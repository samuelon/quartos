==> flow/design.v <==
module shiftnbits(L,R,w,Clk,Q);
parameter n = 16;
input [n-1:0]R;
input L,w, Clk;
output reg [n-1:0] Q;
integer k;
always@(posedge Clk)
begin
	if (L)
		Q <= R;
	else begin
		for (k = 0; k < n-1;k = k+1) begin
			Q[k] <= Q[k+1];
			Q[n-1] <= w;
		end
	end
end 
endmodule
# From RTL to reports: shiftnbits
# What the tools print for shiftnbits, step after step.
# Lines are those of the file above, counted from 1.
# The mark n/a stands for no value.
# design
top	shiftnbits
clock	Clk
cell_library	sky130hd
lib_corner	tt_025C_1v80

# After elaboration
# Source: Yosys, flattened and elaborated, memories not mapped. Widths are those after wreduce; folded enables and synchronous resets count as part of the registers. Registers that Yosys merges into a memory's read port (data or address) are not register bits. Print and check cells do not count. Equal cells are merged and count once.
# bits
ff_bits	16
word_cells	17
# classes
mux	16
# ops
operator	count
1-bit 2-to-1 mux	16

# Longest topological paths
# Longest topological path by Yosys (ltp), each cell counted once; first at word level (registers and memories cut), then after technology mapping (sequential cells cut; the memories' decode and read muxes count).
# depth
depth_word	1
abc_area	0
mapped_depth	3

# After synthesis
# The flow's flattened synthesis, as Yosys stat reports it; memories are mapped. The netlist is that of the ABC_AREA named above (0 if unset); the other value can give another one.
# by_type
cell	count	type_area_um2
sky130_fd_sc_hd__dfxtp_1	16	320.307
sky130_fd_sc_hd__mux2_4	10	150.144
sky130_fd_sc_hd__mux2_2	6	67.565
sky130_fd_sc_hd__buf_12	1	20.019
sky130_fd_sc_hd__buf_6	1	11.261
# synth_totals
mapped_cells	34
yosys_area_um2	569.3
seq_area_um2	320.3
ffs	16
buf_cells	2

# Timing after synthesis
# OpenSTA on the mapped netlist: ideal clock, no wires. The path of least setup slack (recovery checks aside). Input and output delay are each 20% of the period. Register names are those of the netlist, which keeps one name where synthesis merged equal registers.
# synth_timing
kind	input-to-reg
from	input L
to	register Q[10]
clock_period_ns	0.813
input_delay_ns	0.163
setup_ns	0.121
t_first_pin_ns	0.163
arrival_time_ns	0.698
t_required_ns	0.692
setup_slack_ns	-0.006
path_delay_ns	0.656
driving_pins	3
n_path_buf	2
synth_period_reached_ns	0.819
# "path_delay_ns" = arrival - input delay + setup time.
# "driving_pins": output pins that drive a net of the path, with the launching flip-flop's if there is one; two outputs of one cell count as two.
# "synth_period_reached_ns" is the clock period less the worst setup slack; recovery checks do not enter. This is arithmetic on one report: input and output delays are still those of the set period (20% each).
# Between the ends stands the longest chain of elaborated cells between them, by number of cells; it is not shown to be the way that was timed. Of several equally long chains one is given.
# Each line given opens the expression or statement behind the cell; cells for indexed reads and writes are added by Yosys, which also makes memories of some case tables.
# synth_via
path_cell_list	sky130_fd_sc_hd__buf_6 -> sky130_fd_sc_hd__buf_12 -> sky130_fd_sc_hd__mux2_4
elab_chain_len	1
# synth_rtl
element	line_no	text
start: declaration	4	input L,w, Clk;
1-bit 2-to-1 mux	9	if (L)
end: assignment	10	Q <= R;
end: assignment	13	Q[k] <= Q[k+1];
end: declaration	5	output reg [n-1:0] Q;

# Worst path after layout
# Path of least setup slack in the final report of entry A (OpenROAD, finished layout, wires in). Where an end is a register, its clock arrival counts in the times.
# layout_timing
kind	reg-to-output
from	register Q[6]
to	output Q[6]
clock_period_ns	0.677
t_first_pin_ns	0.29
arrival_time_ns	0.74
t_required_ns	0.54
setup_slack_ns	-0.20
driving_pins	2
n_path_buf	1
# layout_via
path_cell_list	sky130_fd_sc_hd__dfxtp_2 -> sky130_fd_sc_hd__buf_6
elab_chain_len	0
# layout_rtl
element	line_no	text
start: declaration	5	output reg [n-1:0] Q;
start: assignment	10	Q <= R;
start: assignment	13	Q[k] <= Q[k+1];
end: declaration	5

# Design shiftnbits on sky130hd. What follows are 2 stored runs of the flow, each under its own settings; their order means nothing. The constraints put input and output delay at 20% of the set period each and load the outputs with 0.01 pF.
# "period_reached_ns": clock period set for the run, less the worst setup slack. It is reckoned from that one timing run; input and output delays stay at 20% of the period that was set.
# By "power_total_mw" is meant OpenSTA's value without simulated activity: inputs other than the clock are taken to toggle once in ten clock periods, and the tool carries that through the logic.
# Settings: . = not set for that run.
item,entry A,entry B
period_ns,0.677,1.07
CORE_UTILIZATION,38,16
SETUP_SLACK_MARGIN,0.05,0.23
ABC_AREA,0,.
CAP_MARGIN,40,20
MIN_ROUTING_LAYER,met1,met2
CORE_MARGIN,2,2
SLEW_MARGIN,20,20
PLACE_DENSITY,.,0.91
CELL_PAD_IN_SITES_DETAIL_PLACEMENT,.,1
TNS_END_PERCENT,.,30
GPL_TIMING_DRIVEN,.,1
GPL_ROUTABILITY_DRIVEN,.,0
post_synth_area_um2,569.3,569.3
post_route_util_pct,78.6,31.6
finalCellArea_um2,1061.0,1072.3
period_reached_ns,0.879,0.954
power_total_mw,2.340,1.480
final_setup_ws_ns,-0.202,0.116
dieArea_um2,1823.7,4051.3
